==> flow/design.v <==
module VGA_Controller (
    input logic CLK, RST,
    output logic VCLK, HSYNC, VSYNC, BLANK, 
    output logic [7:0] R, G, B
);
    localparam HD  = 640;
    localparam HFP = 16;
    localparam HSP = 96;
    localparam HBP = 48;
    localparam VD  = 480;
    localparam VFP = 10;
    localparam VSP = 2;
    localparam VBP = 33;
    logic clk25 = 0;
    int hPos = 0;
    int vPos = 0;
    logic hs = 0;
    logic vs = 0;
    logic de = 0;
    always_ff @(posedge CLK or negedge RST) begin
        if (!RST) begin
            hPos <= 0;
        end else begin
            if (hPos == (HD + HFP + HSP + HBP - 1)) begin
                hPos <= 0;
            end else begin
                hPos <= hPos + 1;
            end
        end
    end
    always_ff @(posedge CLK or negedge RST) begin
        if (!RST) begin
            vPos <= 0;
        end else begin
            if (hPos == (HD + HFP + HSP + HBP - 1)) begin
                if (vPos == (VD + VFP + VSP + VBP - 1)) begin
                    vPos <= 0;
                end else begin
                    vPos <= vPos + 1;
                end
            end
        end
    end
    always_ff @(posedge CLK or negedge RST) begin
        if (!RST) begin
            hs <= 0;
            HSYNC <= 0;
        end else begin
            if ((hPos >= (HD + HFP)) && (hPos < HD + HFP + HSP)) begin
                hs <= 0;
            end else begin
                hs <= 1;
            end
            HSYNC <= hs;
        end
    end
    always_ff @(posedge CLK or negedge RST) begin
        if (!RST) begin
            vs <= 0;
            VSYNC <= 0;
        end else begin
            if ((vPos >= (VD + VFP)) && (vPos < VD + VFP + VSP)) begin
                vs <= 0;
            end else begin
                vs <= 1;
            end
            VSYNC <= vs;
        end
    end
    always_ff @(posedge CLK or negedge RST) begin
        if (!RST) begin
            de <= 0;
            BLANK <= 0;
        end else begin
            if ((hPos < HD) && (vPos < VD)) begin
                de <= 1;
            end else begin
                de <= 0;
            end
            BLANK <= de;
        end
    end
    always_ff @(posedge CLK or negedge RST) begin
        if (!RST) begin
            R <= 8'b00000000;
            G <= 8'b00000000;
            B <= 8'b00000000;
        end else begin
            if (de) begin
                R <= 8'b11111111;
                G <= 8'b11111111;
                B <= 8'b11111111;
            end else begin
                R <= 8'b00000000;
                G <= 8'b00000000;
                B <= 8'b00000000;
            end
        end
    end
    always_ff @(posedge CLK or negedge RST) begin
        if (!RST) begin
            clk25 <= 0;
        end else begin
            clk25 <= ~clk25;
        end
    end
    assign VCLK = clk25;
endmodule
Reports on VGA_Controller
What the tools print for VGA_Controller, step after step.
Lines are those of the file above, counted from 1.
Operators carry their Yosys type and port widths (W data, S select, Z words).
Library cell names are shortened.
{"block": "inputs", "top": "VGA_Controller", "clk_port": "CLK", "lib": "sky130hd", "lib_corner": "tt_025C_1v80"}

After elaboration
Source: Yosys, flattened and elaborated, memories not mapped. Widths are those after wreduce; folded enables and synchronous resets count as part of the registers. Registers that Yosys merges into a memory's read port (data or address) are not register bits. Print and check cells do not count. Equal cells are merged and count once.
{"block": "word_totals", "ff_bits": 79, "inputBits": 2}
{"block": "classes", "addsub": 2, "n_cmp": 6, "equal": 2, "muxes": 6, "bitwise": 1, "reduce_and_logical": 3}
{"block": "ops", "cell": "$lt A32 B10 Y1 const B", "count": 2}
{"block": "ops", "cell": "$lt A32 B11 Y1 const B", "count": 2}
{"block": "ops", "cell": "$eq A32 B11 Y1 const B", "count": 2}
{"block": "ops", "cell": "$add A32 B2 Y32 const B", "count": 2}
{"block": "ops", "cell": "$mux W32", "count": 2}
{"block": "ops", "cell": "$ge A32 B10 Y1 const B", "count": 1}
{"block": "ops", "cell": "$ge A32 B11 Y1 const B", "count": 1}
{"block": "ops", "cell": "$mux W8", "count": 1}
{"block": "ops", "cell": "$logic_and A1 B1 Y1", "count": 3}
{"block": "ops", "cell": "$mux W1", "count": 3}
{"block": "ops", "cell": "$not A1 Y1", "count": 1}

Longest topological paths
Longest topological path by Yosys (ltp), each cell counted once; first at word level (registers and memories cut), then after technology mapping (sequential cells cut; the memories' decode and read muxes count).
{"block": "depth", "ltp_word": 3, "abc_area": 0, "ltp_mapped": 7, "mapped_depth_nobuf": 7}

Synthesis result
The flow's flattened synthesis, as Yosys stat reports it; memories are mapped. The netlist is that of the ABC_AREA named above (0 if unset); the other value can give another one.
Totals and module areas in this step are rounded.
{"block": "mapped", "cells": 337, "yosys_area_mm2": 0.00353, "ff_cells": 71, "n_buf": 28}
{"block": "types", "cell": "dfrtp_1", "count": 71, "area_total_um2": 1.78E+03}
{"block": "types", "cell": "xnor2_1", "count": 35, "area_total_um2": 306.544}
{"block": "types", "cell": "xor2_1", "count": 21, "area_total_um2": 183.926}
{"block": "types", "cell": "buf_4", "count": 24, "area_total_um2": 180.173}
{"block": "types", "cell": "nand3_1", "count": 27, "area_total_um2": 135.13}
{"block": "types", "cell": "and4_1", "count": 14, "area_total_um2": 122.618}
{"block": "types", "cell": "nand4_1", "count": 18, "area_total_um2": 112.608}
{"block": "types", "cell": "nand2_1", "count": 25, "area_total_um2": 93.84}
{"block": "types", "cell": "nor4_1", "count": 14, "area_total_um2": 87.584}
{"block": "types", "cell": "nor2_1", "count": 18, "area_total_um2": 67.565}
{"block": "types", "cell": "ha_1", "count": 5, "area_total_um2": 62.56}
{"block": "types", "cell": "nor4_2", "count": 5, "area_total_um2": 62.56}
{"block": "types", "cell": "and3_1", "count": 9, "area_total_um2": 56.304}
{"block": "types", "cell": "nor3_1", "count": 10, "area_total_um2": 50.048}
{"block": "types", "cell": "inv_1", "count": 11, "area_total_um2": 41.29}
{"block": "types", "cell": "and2_1", "count": 6, "area_total_um2": 37.536}
{"block": "types", "cell": "a21oi_1", "count": 4, "area_total_um2": 20.019}
{"block": "types", "cell": "nor4bb_1", "count": 2, "area_total_um2": 20.019}
Not listed: further types 13, cells in them 18.

Timing after synthesis
Path of least setup slack by OpenSTA after synthesis, without wires, with an ideal clock, recovery checks aside; 20% of the period is set as input and as output delay. Where synthesis merged equal registers, the netlist keeps one of their names.
{"block": "synth_timing", "kind": "register to register", "startpoint": "register hPos[0]", "endpoint": "register vPos[24]", "clock_period_ns": 3.93, "setup_ns": 0.079, "arrival_ns": 1.942, "required_ns": 3.851, "setup_slack_ns": 1.909, "delay_ns": 2.021, "path_stages": 8, "path_buffers": 1, "period_less_setup_slack_ns": 2.021}
"delay_ns" = arrival - input delay + setup time.
"path_stages" counts driving pins, that of a launching flip-flop among them; a cell with two outputs on the path counts twice.
"period_less_setup_slack_ns" is the clock period less the worst setup slack; recovery checks do not enter. This is arithmetic on one report: input and output delays are still those of the set period (20% each).
The rows between start and end are the longest chain of elaborated cells between them; the timing report does not say that the signal goes this way. Where chains are equally long, one stands for them.
Each line given opens the expression or statement behind the cell; cells for indexed reads and writes are added by Yosys, which also makes memories of some case tables.
A register here has more assigning lines than the two given.
{"block": "synth_via", "cell_sequence": "dfrtp_1 -> ha_1 -> and4_1 -> nand4_1 -> or3_1 -> buf_2 -> nor4_1 -> xor2_1", "elab_chain_len": 1, "cells_between": 1, "classes_between": "eq/ne (1)"}
{"block": "synth_lines", "item": "start: declaration", "line": 15, "text": "int hPos = 0;"}
{"block": "synth_lines", "item": "start: assignment", "line": 22, "text": "hPos <= 0;"}
{"block": "synth_lines", "item": "start: assignment", "line": 27, "text": "hPos <= hPos + 1;"}
{"block": "synth_lines", "item": "$eq A32 B11 Y1", "line": 35, "text": "if (hPos == (HD + HFP + HSP + HBP - 1)) begin"}
{"block": "synth_lines", "item": "end: assignment", "line": 33, "text": "vPos <= 0;"}
{"block": "synth_lines", "item": "end: assignment", "line": 39, "text": "vPos <= vPos + 1;"}
{"block": "synth_lines", "item": "end: declaration", "line": 16, "text": "int vPos = 0;"}

Timing after layout
From the final timing report of record 2: the path of least setup slack in the routed layout; clock arrival at registers is part of the times.
{"block": "layout_timing", "kind": "register to register", "startpoint": "register hPos[0]", "endpoint": "register vPos[30]", "clock_period_ns": 2.28, "setup_ns": 0.07, "arrival_ns": 2.38, "required_ns": 2.55, "setup_slack_ns": 0.17, "path_stages": 7, "path_buffers": 0}
The rows between start and end are the longest chain of elaborated cells between them; the timing report does not say that the signal goes this way. Where chains are equally long, one stands for them.
A register here has more assigning lines than the two given.
{"block": "layout_via", "cell_sequence": "dfrtp_1 -> ha_1 -> and4_1 -> nand4_1 -> or3_4 -> nor4_1 -> xor2_1", "elab_chain_len": 1, "cells_between": 1, "classes_between": "eq/ne (1)"}
{"block": "layout_lines", "item": "start: declaration", "line": 15, "text": "int hPos = 0;"}
{"block": "layout_lines", "item": "start: assignment", "line": 22, "text": "hPos <= 0;"}
{"block": "layout_lines", "item": "start: assignment", "line": 27, "text": "hPos <= hPos + 1;"}
{"block": "layout_lines", "item": "$eq A32 B11 Y1", "line": 35, "text": "if (hPos == (HD + HFP + HSP + HBP - 1)) begin"}
{"block": "layout_lines", "item": "end: assignment", "line": 33, "text": "vPos <= 0;"}
{"block": "layout_lines", "item": "end: assignment", "line": 39, "text": "vPos <= vPos + 1;"}
{"block": "layout_lines", "item": "end: declaration", "line": 16, "text": "int vPos = 0;"}

Record of 2 stored runs of the RTL-to-layout flow on VGA_Controller, platform sky130hd. The runs are unordered. Constraints: input delay and output delay 20% of the set period each, output load 0.01 pF.
"period_reached_ns" means the clock period less the worst setup slack. The figure is calculated, with input and output delays left at 20% of the set period.
"worst_path_allowed_less_slack_ns": the worst setup path's part of the clock period (all of it between registers, 20% less for each end at a port) less its slack. A launch clock that arrives late makes it longer, a capture clock that arrives late makes it shorter.
"totalPower_w" rests on the timing tool's default activity at the inputs, not on a simulated workload.
Measured values are rounded.

{"run": "record 1", "settings": { "period_ns": 3.63, "CORE_UTILIZATION": 65, "SETUP_SLACK_MARGIN": 0.83, "PLACE_DENSITY_LB_ADDON": 0.08, "HOLD_SLACK_MARGIN": 0.03, "CORE_ASPECT_RATIO": 1.95, "CELL_PAD_IN_SITES_GLOBAL_PLACEMENT": 2, "CELL_PAD_IN_SITES_DETAIL_PLACEMENT": 0, "ABC_AREA": 1, "GPL_TIMING_DRIVEN": 0, "GPL_ROUTABILITY_DRIVEN": 0, "CTS_CLUSTER_SIZE": 45, "CAP_MARGIN": 20, "MIN_ROUTING_LAYER": "met1", "MAX_ROUTING_LAYER": "met5", "CORE_MARGIN": 2, "SLEW_MARGIN": 20 }, "outcome": "no final report: placement broke off with FLW-0024"}
{"run": "record 2", "settings": { "period_ns": 2.28, "CORE_UTILIZATION": 61, "CAP_MARGIN": 20, "CORE_MARGIN": 2, "SLEW_MARGIN": 20 }, "results": { "totalPower_w": 0.00226, "period_reached_ns": 2.111, "worstSetupSlack_ns": 0.169, "setup_tns_ns": 0.000, "synth_area_mm2": 0.00353, "worst_path_allowed_less_slack_ns": 2.11, "worstPathKind": "register to register", "final_util_pct": 72.1, "stdcell_area_mm2": 0.004, "design.die.area_mm2": 0.00642 }}
