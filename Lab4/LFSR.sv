==> flow/design.v <==
module LFSR (
   input clk,
   input rst,
   output logic [15:0] random_value
);
   logic [15:0] lfsr = 16'b1101101001001001;  
   always_ff @(posedge clk or posedge rst) begin
      if (rst) begin
         lfsr <= 16'b1101101001001001;  
      end else begin
         lfsr <= {lfsr[14:0], lfsr[15] ^ lfsr[13]};  
      end
   end
   always_ff @(posedge clk) begin
      random_value <= lfsr;
   end
endmodule
# From RTL to reports: LFSR
# Tool output for the design above, in the order of the flow.
# Lines are those of the file above, counted from 1.
# Operators carry their Yosys type and port widths (W data, S select, Z words).
# Cell names lack the library's common part.
# Not given: --
[setup] design="LFSR" clock_port="clk" lib="sky130hd" corner="tt_025C_1v80"

# Word level
# Yosys after proc, flatten, opt, wreduce and memory -nomap, before mapping. Enables and synchronous resets that opt folds into registers are not counted as muxes. Memory bits, and registers merged into a memory's read port (data or address), are not among the register bits. Print and check cells are not counted. Equal cells are merged and count once.
[classes] logic=1
[ops] cell="$xor A1 B1 Y1" n=1
[bits] out_inout_bits=16 inputBits=2 word_cells=3 register_bits=32

# Longest topological paths
# Longest topological path by Yosys (ltp), each cell counted once; first at word level (registers and memories cut), then after technology mapping (sequential cells cut; the memories' decode and read muxes count).
[depth] ltp_word=1 ABC_AREA=0 mapped_depth=1 depth_no_buf=1

# After synthesis
# Yosys stat after the flow's synthesis: flattened, memories mapped to cells. It holds for the ABC_AREA given above (unset counts as 0); a run with the other value may have another netlist.
[types] cell="dfxtp_1" n=16 type_area_um2=320.307
[types] cell="dfstp_2" n=8 type_area_um2=210.202
[types] cell="dfrtp_1" n=8 type_area_um2=200.192
[types] cell="xor2_1" n=1 type_area_um2=8.758
[types] cell="inv_1" n=1 type_area_um2=3.754
[mapped] seq_area_um2=730.7 ff_cells=32 mapped_area_um2=743.2 cell_count=34 buffers=0

# Path before layout
# Path of least setup slack by OpenSTA after synthesis, without wires, with an ideal clock, recovery checks aside; 20% of the period is set as input and as output delay. Where synthesis merged equal registers, the netlist keeps one of their names.
[synth_path] path_type="reg-to-reg" from="register lfsr[15]" to="register lfsr[0]" period_ps=671 arrival_time_ps=638 setup_ps=75 delay_ps=713 driving_pins=2 required_time_ps=596 path_slack_ps=-42 period_less_setup_slack_ps=713
# "delay_ps" = arrival - input delay + setup time.
# "driving_pins": output pins that drive a net of the path, with the launching flip-flop's if there is one; two outputs of one cell count as two.
# "period_less_setup_slack_ps" = period - worst setup slack (recovery checks aside). The figure is calculated, with input and output delays left at 20% of the set period.
# Between the ends stands the longest chain of elaborated cells between them, by number of cells; it is not shown to be the way that was timed. Of several equally long chains one is given.
# Each line given opens the expression or statement behind the cell; cells for indexed reads and writes are added by Yosys, which also makes memories of some case tables.
[synth_between] cell_sequence="dfstp_2 -> xor2_1" elab_chain_cells=1 cone_cells=1 cone_lines=1 cone_classes="1 x logic"
[synth_rtl] element="start, declared" line=6 source="logic [15:0] lfsr = 16'b1101101001001001;"
[synth_rtl] element="start, assigned" line=9 source="lfsr <= 16'b1101101001001001;"
[synth_rtl] element="start, assigned" line=11 source="lfsr <= {lfsr[14:0], lfsr[15] ^ lfsr[13]};"
[synth_rtl] element="$xor A1 B1 Y1" line=11
[synth_rtl] element="end, assigned" line=9
[synth_rtl] element="end, assigned" line=11
[synth_rtl] element="end, declared" line=6

# Timing after layout
# Path of least setup slack in the final report of run 2 (OpenROAD, finished layout, wires in). Where an end is a register, its clock arrival counts in the times.
# The path's times are printed in steps of 10 ps; the period is the one set.
[layout_path] path_type="reg-to-output" from="register random_value[4]" to="output random_value[4]" arrival_time_ps=760 path_slack_ps=-130 period_ps=795 required_time_ps=640 driving_pins=2 out_delay_ps=160
[layout_between] cell_sequence="dfxtp_1 -> buf_2" elab_chain_cells=0 cone_cells=0 cone_lines=0
[layout_rtl] element="start, declared" line=4 source="output logic [15:0] random_value"
[layout_rtl] element="start, assigned" line=15 source="random_value <= lfsr;"
[layout_rtl] element="end, declared" line=4

Record of 2 stored runs of the RTL-to-layout flow on LFSR, platform sky130hd. The runs are unordered. Constraints: input delay and output delay 20% of the set period each, output load 0.01 pF.
"period_less_ws_ps": clock period set for the run, less the worst setup slack. It is reckoned from that one timing run; input and output delays stay at 20% of the period that was set.
"worst_path_time_ps" means the part of the period allowed to the worst setup path (the constraints hold back 20% at inputs and 20% at outputs) less its slack; where the path has registers, the arrival times of their clocks count too.
"total_power_uw": no workload was simulated; the value follows from the tool's default switching activity.
"worst_path_time_ps" is given in steps of 10 ps.

[flow] run 1: files
==> flow/run.sh <==
#!/bin/bash
# the make line also repeats the synthesis and layout settings of config.mk as NAME=value (left out here)
make -C /OpenROAD-flow-scripts/flow DESIGN_CONFIG=/design/flow/config.mk WORK_HOME=/design/flow/orfs CLKGATE_MAP_FILE= finish
==> flow/config.mk <==
export PLATFORM = sky130hd
export DESIGN_NAME = LFSR
export DESIGN_NICKNAME = LFSR
export VERILOG_FILES = /design/flow/design.v
export SDC_FILE = /design/flow/constraint.sdc
export NUM_CORES = 4
export LEC_CHECK = 0
export CAP_MARGIN = 20
export CELL_PAD_IN_SITES_DETAIL_PLACEMENT = 2
export CORE_MARGIN = 2
export CORE_UTILIZATION = 67
export GPL_TIMING_DRIVEN = 1
export HOLD_SLACK_MARGIN = 0.21
export MAX_ROUTING_LAYER = met4
export MIN_ROUTING_LAYER = met2
export PLACE_DENSITY_LB_ADDON = 0.09
export SETUP_SLACK_MARGIN = -0.02
export SLEW_MARGIN = 20
==> flow/constraint.sdc <==
create_clock -name core_clock -period 1.08 [get_ports {clk}]
set_input_delay 0.2160 -clock core_clock [delete_from_list [all_inputs] [get_ports {clk}]]
set_output_delay 0.2160 -clock core_clock [all_outputs]
set_load 0.01 [all_outputs]

[flow] run 1: incomplete, placement halted on DPL-0033

[flow] run 2: files
==> flow/run.sh <==
#!/bin/bash
# the make line also repeats the synthesis and layout settings of config.mk as NAME=value (left out here)
make -C /OpenROAD-flow-scripts/flow DESIGN_CONFIG=/design/flow/config.mk WORK_HOME=/design/flow/orfs CLKGATE_MAP_FILE= finish
==> flow/config.mk <==
export PLATFORM = sky130hd
export DESIGN_NAME = LFSR
export DESIGN_NICKNAME = LFSR
export VERILOG_FILES = /design/flow/design.v
export SDC_FILE = /design/flow/constraint.sdc
export NUM_CORES = 4
export LEC_CHECK = 0
export CAP_MARGIN = 20
export CELL_PAD_IN_SITES_GLOBAL_PLACEMENT = 0
export CORE_MARGIN = 2
export CORE_UTILIZATION = 48
export CTS_CLUSTER_SIZE = 40
export GPL_TIMING_DRIVEN = 1
export PLACE_DENSITY = 0.66
export SETUP_SLACK_MARGIN = -0.03
export SLEW_MARGIN = 20
export TNS_END_PERCENT = 25
==> flow/constraint.sdc <==
create_clock -name core_clock -period 0.795 [get_ports {clk}]
set_input_delay 0.1590 -clock core_clock [delete_from_list [all_inputs] [get_ports {clk}]]
set_output_delay 0.1590 -clock core_clock [all_outputs]
set_load 0.01 [all_outputs]

[flow] run 2: metrics
[metrics] synthesis_area_um2 = 743.2
[metrics] total_power_uw = 2565
[metrics] dieArea_um2 = 1879.2
[metrics] fin_ws_ps = -126
[metrics] cell_area_final_um2 = 952.2
[metrics] worst_path_time_ps = 760
[metrics] path_kind = reg-to-output
[metrics] final_util_pct = 64.7
[metrics] period_less_ws_ps = 921
[metrics] tns_setup_ps = -1851
