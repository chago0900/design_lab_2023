==> flow/design.v <==
module RegistroALU #(parameter N=16)
(
	clk, rst, Z_in, Y_in, mode_in, btn_change_in,
   segA_out, segB_out, segD_out, aritm_out_out
);
	input logic clk;
	input logic rst;
	input logic [N-1:0] Z_in;
	input logic [N-1:0] Y_in;
	input logic [1:0] mode_in;
	input logic [1:0] btn_change_in;
	logic [N-1:0] Z_m;
	logic [N-1:0] Y_m;
	logic [1:0] mode_m;	
	logic [1:0] btn_change_m;	
	output logic [6:0] segA_out;
	output logic [6:0] segB_out;
	output logic [6:0] segD_out;
	output logic [N-1:0] aritm_out_out;
	logic [6:0] segA_m;
	logic [6:0] segB_m;
	logic [6:0] segD_m;
	logic [6:0] aritm_out_m;
	RegistroCargaIn #(.N(N)) registroIn(clk, rst, Z_in, Y_in, mode_in, btn_change_in, Z_m, Y_m, mode_m, btn_change_m);
	paramCalculator #(.N(N)) alu_m(.Z(Z_m),
							.Y(Y_m),
							.mode(mode_m),
							.btn_change(btn_change_m),
							.segA(segA_m),
							.segB(segB_m),
							.segD(segD_m),
							.aritm_out(aritm_out_m)
							);
	RegistroCargaOut #(.N(N)) registroOut(clk, rst, segA_out, segA_m, segB_out, segB_m, segD_out, segD_m, aritm_out_out, aritm_out_m);
endmodule
module RegistroCargaIn
#(parameter N = 4)
(
	clk, rst, Z_in, Y_in, mode_in, btn_change_in, Z_m, Y_m, mode_m, btn_change_m
);
	input logic clk;
	input logic rst;
	input logic [N-1:0] Z_in;
	input logic [N-1:0] Y_in;
	input logic [1:0] mode_in;
	input logic [1:0] btn_change_in;
	output [N-1:0] Z_m;
	output [N-1:0] Y_m;
	output [1:0] mode_m;
	output [1:0] btn_change_m;
	always @ (posedge clk or posedge rst)
		if (rst) begin
			Z_m <= 0;
			Y_m <= 0;
			mode_m <= 0;
			btn_change_m <= 0;
		end
		else begin
			Z_m = Z_in;
			Y_m = Y_in;
			mode_m = mode_in;
			btn_change_m = btn_change_in;
		end
endmodule
module RegistroCargaOut
#(parameter N = 4)
(
clk, rst, segA_out, segA_m, segB_out, segB_m, segD_out, segD_m, aritm_out_out, aritm_out_m
);
	input logic clk;
	input logic rst;
	output logic [6:0] segA_out;
	output logic [6:0] segB_out;
	output logic [6:0] segD_out;
	output logic [N-1:0] aritm_out_out;
	input [6:0] segA_m;
	input [6:0] segB_m;
	input [6:0] segD_m;
	input [N-1:0] aritm_out_m;
	always @ (posedge clk or posedge rst)
		if (rst) begin
			segA_out <= 0;
			segB_out <= 0;
			segD_out <= 0;
			aritm_out_out <= 0;
		end
		else begin
			segA_out = segA_m;
			segB_out = segB_m;
			segD_out = segD_m;
			aritm_out_out = aritm_out_m;
		end
endmodule
 module bin2bcd(
    bin,
     bcd
    );
    input [7:0] bin;
    output [11:0] bcd;
    reg [11 : 0] bcd; 
     reg [3:0] i;   
     always @(bin)
        begin
            bcd = 0;  
            for (i = 0; i < 8; i = i+1)  
            begin
                bcd = {bcd[10:0],bin[7-i]};  
                if(i < 7 && bcd[3:0] > 4) 
                    bcd[3:0] = bcd[3:0] + 3;
                if(i < 7 && bcd[7:4] > 4)
                    bcd[7:4] = bcd[7:4] + 3;
                if(i < 7 && bcd[11:8] > 4)
                    bcd[11:8] = bcd[11:8] + 3;  
            end
        end     
endmodule
module paramCalculator 
	# (parameter N = 4)	 
	(
	input		logic		[N-1 : 0]    Z, Y		,	 
	input		logic		[1 : 0]    mode		,	 
	input		logic		[1 : 0]    btn_change,	 
	output   logic    [6 : 0]    segA, segB,   
										  segD,
	output   logic    [N-1 : 0]  aritm_out  
	);
	logic    [N : 0]      temp_out;		 
	logic    [7 : 0]  	 bcd;				 
	logic 		  	  		 flag_N, flag_Z, 
								 flag_C, flag_V;
	logic    [N-1 : 0]    a1, b1;
	logic    [N   : 0]    p1;
	integer i;
	bin2bcd uut (
        .bin(aritm_out), 
        .bcd(bcd)
    );
	always_comb begin
		aritm_out = 0;
		temp_out	= 0;
		flag_N = 0;
		flag_Z = 0;
		flag_C = 0;
		flag_V = 0;
		a1 = Z;
      b1 = Y;
      p1= 0;
		i = 0;
		case ({btn_change, mode})
			{2'b11, 2'b00}	:	begin		 
										temp_out = Z + Y;
										if (temp_out > 5'h0_F)
											begin
												aritm_out = 0;
												flag_C = 1;
											end
										else if (temp_out == 0)
											flag_Z = 1;
										else
											aritm_out = temp_out;
									 end
			{2'b11, 2'b01}	:	begin		 
										if (Z < Y)
											aritm_out = Z - Y;
										else if (Y == Z)
											flag_Z = 1;
										else if (Z > Y)
											begin
												aritm_out = Y - Z;
												flag_N = 1; 			 
											end
										end
			{2'b11, 2'b10}	:	begin		 
										temp_out = Z * Y;
										if (temp_out > 5'h0_F)
											begin
												aritm_out = 0;
												flag_C = 1;
											end
										else if (Z == 0  || Y == 0)
											begin
												flag_Z = 1;
												aritm_out = 0;
											end
										else
											aritm_out = temp_out;
										end
			{2'b11, 2'b11}	:	begin		 
										if (Y == 0)
											begin
												flag_V = 1;
												aritm_out = 0;
											end
										else if (Z == 0)
											begin
												flag_Z = 1;
												aritm_out = 0;
											end
										else  
											begin
											for(i=0;i < N;i=i+1)    
												begin  
													p1 = {p1[N-2:0],a1[N-1]};
													a1[N-1:1] = a1[N-2:0];
													p1 = p1-b1;
													if(p1[N-1] == 1)    
														begin
														 a1[0] = 0;
														 p1 = p1 + b1;   
														end
													else
														a1[0] = 1;
												end
											end
											aritm_out = a1;
										end	
			{2'b10, 2'b00}	:	begin		 
										if (Y == 0)
											begin
												flag_V = 1;
												aritm_out = 0;
											end
										else if (Z == 0)
											begin
												flag_Z = 1;
												aritm_out = 0;
											end
										else
											aritm_out = Z % Y;
										end	
			{2'b10, 2'b01}	:	begin		 
										temp_out = Z & Y;
										if (aritm_out == 0)
											flag_Z = 1;
										end	
			{2'b10, 2'b10}	:	begin		 
										aritm_out = Z | Y;
										if (aritm_out == 0)
											flag_Z = 1;
										end
			{2'b10, 2'b11}	:	begin		 
										aritm_out = Z ^ Y;
										if (aritm_out == 0)
											flag_Z = 1;
										end
			{2'b00, 2'b10}	:	begin		 
										aritm_out = Z << Y;
										if (aritm_out == 0)
											flag_Z = 1;
										end
			{2'b00, 2'b01}	:	begin		 
										aritm_out = Z >> Y;
										if (aritm_out == 0)
											flag_Z = 1;
										end
			default:	
				aritm_out = 0;
		endcase
		case (bcd[3:0])
			4'b0000: segA = 7'b0000001;  
			4'b0001: segA = 7'b1001111;  
			4'b0010: segA = 7'b0010010;  
			4'b0011: segA = 7'b0000110;  
			4'b0100: segA = 7'b1001100;  
			4'b0101: segA = 7'b0100100;  
			4'b0110: segA = 7'b0100000;  
			4'b0111: segA = 7'b0001111;  
			4'b1000: segA = 7'b0000000;  
			4'b1001: segA = 7'b0000100;  
			default: segA = 7'b1111111;  
		 endcase
		case (bcd[7:4])
			4'b0000: segB = 7'b0000001;  
			4'b0001: segB = 7'b1001111;  
			4'b0010: segB = 7'b0010010;  
			4'b0011: segB = 7'b0000110;  
			4'b0100: segB = 7'b1001100;  
			4'b0101: segB = 7'b0100100;  
			4'b0110: segB = 7'b0100000;  
			4'b0111: segB = 7'b0001111;  
			4'b1000: segB = 7'b0000000;  
			4'b1001: segB = 7'b0000100;  
			default: segB = 7'b1111111;  
		endcase
		case ({flag_N, flag_Z, flag_C, flag_V})
			4'b1000:	begin
							segD = 7'b1111110;	 
						end
			4'b0100:	begin
							segD = 7'b0010010;    
						end
			4'b0010:	begin
							segD = 7'b1010101;    
						end
			4'b0001:	begin
							segD = 7'b1000001;    
						end
			default: 
						begin
							segD = 7'b1111111;  
						end
		endcase
	end
endmodule
# Reports on RegistroALU
# The steps from the RTL of RegistroALU to its reports follow in flow order.
# Line numbers count from 1 in the design file above.
# Cell names lack the library's common part.
inputs:
  design: "RegistroALU"
  clock: "clk"
  lib: "sky130hd"
  pvt_corner: "tt_025C_1v80"

# Word level
# Yosys after proc, flatten, opt, wreduce and memory -nomap, before mapping. Enables and synchronous resets that opt folds into registers are not counted as muxes. Print and check cells are not counted. Equal cells are merged and count once.
# Yosys's memory passes give these memory sizes; they may raise the number of words (mostly to a power of two), join words into wider ones and drop unused or constant bits.
classes:
  addsub: 47
  mul: 1
  div_mod_pow: 1
  n_cmp: 17
  equal: 15
  shift: 2
  n_mux: 117
  bitwise: 2
  reduce_logical: 9
op_table:
  columns: ["cell", "n"]
  rows:
  - ["15-bit 2-to-1 mux", 60]
  - ["16-bit by 16-bit multiplier with 17-bit output", 1]
  - ["16-bit by 16-bit remainder unit with 16-bit output", 1]
  - ["16-bit subtractor", 15]
  - ["15-bit adder", 15]
  - ["16-bit logical NOT", 6]
  - ["8-bit 2-to-1 mux", 10]
  - ["8-bit parallel mux with 9-bit select", 1]
  - ["4-bit by 3-bit > comparator with 1-bit output with constant B", 11]
  - ["4-bit equality test with constant B", 9]
  - ["17-bit by 4-bit > comparator with 1-bit output with constant B", 2]
  - ["1-bit 2-to-1 mux", 29]
  - ["7-bit parallel mux with 4-bit select", 1]
  - ["4-bit 2-to-1 mux", 7]
  - ["4-bit by 2-bit adder with 4-bit output with constant B", 6]
  - ["3-bit 2-to-1 mux", 6]
  - ["16-bit by 16-bit adder with 17-bit output", 1]
  - ["17-bit logical NOT", 1]
  - ["1-bit by 16-bit subtractor with 16-bit output", 1]
  - ["16-bit > comparator", 1]
  - ["16-bit less-than comparator", 1]
  - ["16-bit equality test", 1]
  - ["16-bit bitwise OR", 1]
  - ["16-bit XOR", 1]
  - ["16-bit by 16-bit left shift with 16-bit output", 1]
  - ["16-bit by 16-bit >> shifter with 16-bit output", 1]
  - ["8-bit subtractor", 2]
  - ["3-bit by 2-bit adder with 3-bit output with constant B", 5]
# Other operator kinds: 10; their cells: 14.
word_totals:
  register_bits: 50
  latchBits: 0
  ram_bits: 0
  rom_bits: 224
  clocked_rd_ports_x_width: 14
  memories: 2
  in_bits: 38
  word_cells: 219
memory_table:
  columns: ["memory", "words", "word_bits", "read_ports", "wr", "line_no", "source"]
  rows:
  - ["(no name shown)", 16, 7, 1, 0, 259, "case (bcd[3:0])"]
  - ["(no name shown)", 16, 7, 1, 0, 272, "case (bcd[7:4])"]

# Longest topological paths
# Depth = most cells in a row (Yosys ltp): at word level without a register or memory, in the mapped netlist without a sequential cell, where the memories' decode and read muxes count.
depth:
  word_depth: 109
  ABC_AREA: 0
  ltp_mapped: 276
  ltp_nobuf: 266

# After synthesis
# The flow's flattened synthesis, as Yosys stat reports it; memories are mapped. The netlist is that of the ABC_AREA named above (0 if unset); the other value can give another one.
by_type:
  columns: ["cell_type", "n", "area_total_um2"]
  rows:
  - ["ha_1", 708, 8.86E+03]
  - ["xnor2_1", 342, 3E+03]
  - ["fa_1", 126, 2.52E+03]
  - ["a21oi_1", 426, 2.13E+03]
  - ["nor2_1", 428, 1.61E+03]
  - ["dfrtp_1", 63, 1.58E+03]
  - ["nand2_1", 414, 1553.99]
  - ["inv_1", 407, 1.53E+03]
  - ["o21ai_0", 299, 1.5E+03]
  - ["xor2_1", 141, 1.23E+03]
  - ["mux2_2", 105, 1.18E+03]
  - ["o21a_1", 134, 1.01E+03]
  - ["a21o_1", 116, 870.835]
  - ["nor3_1", 138, 690.662]
  - ["o21bai_1", 76, 570.547]
  - ["nor2b_1", 74, 462.944]
  - ["clkbuf_1", 106, 397.882]
  - ["o31ai_1", 52, 390.374]
# Not listed: further types 89, cells in them 721.
mapped:
  mapped_cells: 4876
  mapped_area_mm2: 0.0364637
  sequential_area_mm2: 0.0015765
  ffs: 63
  buffers: 144
# By module: a second synthesis without flattening, with its own total; a netlist apart from the flattened one above.
hier_totals:
  hier_cells: 5137
  area_unflattened_mm2: 0.0375723
# Each row is one instance without its submodules.
by_module:
  columns: ["module", "instances", "n_cells", "area_mm2", "seq_area_mm2"]
  rows:
  - ["paramCalculator (N=16)", 1, 4936, 0.0348497, 0]
  - ["RegistroCargaOut (N=16)", 1, 38, 0.0009296, 0.0009259]
  - ["RegistroCargaIn (N=16)", 1, 37, 0.0009046, 0.0009009]
  - ["bin2bcd", 1, 125, 0.0008846, 0]
  - ["RegistroALU", 1, 1, 0.0000038, 0]

# Timing after synthesis
# Source: OpenSTA report_checks on the synthesized netlist (no wires, ideal clock, input and output delay 20% of the period each), path of least setup slack; recovery checks are left aside. Register names are those of the netlist, which keeps one name where synthesis merged equal registers.
synth_path:
  path_type: "reg-to-reg"
  start: "reg registroIn.Y_m[1]"
  end: "reg registroOut.segA_out[0]"
  clock_period_ps: 65200
  t_arrival_ps: 52627
  path_slack_ps: 12433
  path_delay_ps: 52767
  stages: 261
  n_path_buf: 17
  synth_period_reached_ps: 52767
# "path_delay_ps" is the arrival time less input delay plus setup time.
# "stages" counts driving pins, that of a launching flip-flop among them; a cell with two outputs on the path counts twice.
# "synth_period_reached_ps" is the clock period less the worst setup slack; recovery checks do not enter. This is arithmetic on one report: input and output delays are still those of the set period (20% each).
synth_between:
  path_cell_list: "dfrtp_1 -> buf_2 -> inv_1 -> clkbuf_1 -> buf_1 -> ha_1 -> ha_1 -> a31oi_1 -> o21ai_0 -> a31oi_1 -> o221ai_1 -> nor2b_1 -> nand2_1 -> a21oi_1 -> a221o_1 -> and2_1 -> nand2_1 -> nand2_1 -> (+225 left out) -> o21ai_0 -> nand2b_1 -> a21oi_1 -> o21ai_0 -> a21oi_1 -> nor2b_1 -> o21ai_0 -> nand2b_1 -> a21oi_1 -> xnor2_1 -> xnor2_1 -> xnor2_1 -> a21oi_1 -> inv_1 -> ha_1 -> nor4_1 -> a31o_1 -> a221oi_2"
  cells_between: 150
synth_rtl:
  columns: ["element", "line_no", "source"]
  rows:
  - ["from (decl)", 48, "output [N-1:0] Y_m;"]
  - ["from (assign)", 54, "Y_m <= 0;"]
  - ["from (assign)", 60, "Y_m = Y_in;"]
  - ["to (decl)", 72, "output logic [6:0] segA_out;"]
# No chain of elaborated cells between the ends is given.

# Path in the finished layout
# From the final timing report of record 1: the path of least setup slack in the routed layout; clock arrival at registers is part of the times.
# The report prints the path's times to 10 ps; the period is as set.
layout_path:
  path_type: "reg-to-reg"
  start: "reg registroIn.Z_m[15]"
  end: "reg registroOut.segA_out[0]"
  clock_period_ps: 55500
  t_arrival_ps: 53170
  path_slack_ps: 2590
  stages: 257
  n_path_buf: 5
layout_between:
  path_cell_list: "dfrtp_1 -> inv_1 -> ha_1 -> inv_1 -> ha_1 -> ha_1 -> nor2_1 -> a32oi_1 -> o21ai_0 -> a31oi_1 -> o221ai_1 -> nor2b_1 -> nand2_1 -> a21oi_1 -> a221o_1 -> and2_1 -> nand2_1 -> nand2_1 -> (+221 left out) -> o21ai_0 -> nand2b_1 -> a21oi_1 -> o21ai_0 -> a21oi_1 -> nor2b_1 -> o21ai_0 -> nand2b_1 -> a21oi_1 -> xnor2_1 -> xnor2_1 -> xnor2_2 -> a21oi_4 -> inv_1 -> ha_1 -> nor4_1 -> a31o_1 -> a221oi_2"
layout_rtl:
  columns: ["element", "line_no", "source"]
  rows:
  - ["from (decl)", 47, "output [N-1:0] Z_m;"]
  - ["from (assign)", 53, "Z_m <= 0;"]
  - ["from (assign)", 59, "Z_m = Z_in;"]
  - ["to (decl)", 72, "output logic [6:0] segA_out;"]
# No chain of elaborated cells between the ends is given.

# Measured data: module RegistroALU, platform sky130hd, 2 stored runs of the flow under differing settings, order arbitrary. Input and output delays are each 20% of the period that was set; the output load is 0.01 pF.
# "period_less_ws_ps" = clock period - worst setup slack. The figure is calculated, with input and output delays left at 20% of the set period.
# By "timing.worst_path_ps" is meant the share of the clock period that the worst setup path is allowed (20% is reserved at inputs, 20% at outputs), minus its slack. Clock arrival times at its registers enter into it.
# "timing.worst_path_ps" is given in steps of 10 ps.
runs:
  - name: "record 1"
    settings:
      period_ns: 55.5
      CORE_UTILIZATION: 67
      SETUP_SLACK_MARGIN: -2.0
      PLACE_DENSITY: 0.65
      HOLD_SLACK_MARGIN: 0.11
      TNS_END_PERCENT: 95
      MIN_ROUTING_LAYER: "met1"
      MAX_ROUTING_LAYER: "met4"
      CAP_MARGIN: 20
      CORE_MARGIN: 2
      SLEW_MARGIN: 20
    results:
      synth_area_mm2: 0.0364637
      die_area_mm2: 0.0563065
      final_cell_area_mm2: 0.0386333
      util_pct: 71.8
      final_setup_ws_ps: 2588
      setupTns_ps: 0
      worst_hold_slack_ps: 809
      period_less_ws_ps: 52912
      timing.worst_path_ps: 52910
      critical_path_type: "reg-to-reg"
  - name: "record 2"
    settings:
      period_ns: 71.4
      CORE_UTILIZATION: 47
      SETUP_SLACK_MARGIN: 5.0
      PLACE_DENSITY_LB_ADDON: 0.08
      HOLD_SLACK_MARGIN: 0.17
      CELL_PAD_IN_SITES_GLOBAL_PLACEMENT: 1
      GPL_ROUTABILITY_DRIVEN: 1
      CTS_CLUSTER_SIZE: 68
      CTS_CLUSTER_DIAMETER: 235
      MAX_ROUTING_LAYER: "met4"
      CAP_MARGIN: 20
      CORE_MARGIN: 2
      SLEW_MARGIN: 20
    results:
      synth_area_mm2: 0.0364637
      die_area_mm2: 0.079826
      final_cell_area_mm2: 0.0389136
      util_pct: 50.5
      final_setup_ws_ps: 14137
      setupTns_ps: 0
      worst_hold_slack_ps: 944
      period_less_ws_ps: 57263
      timing.worst_path_ps: 57260
      critical_path_type: "reg-to-reg"
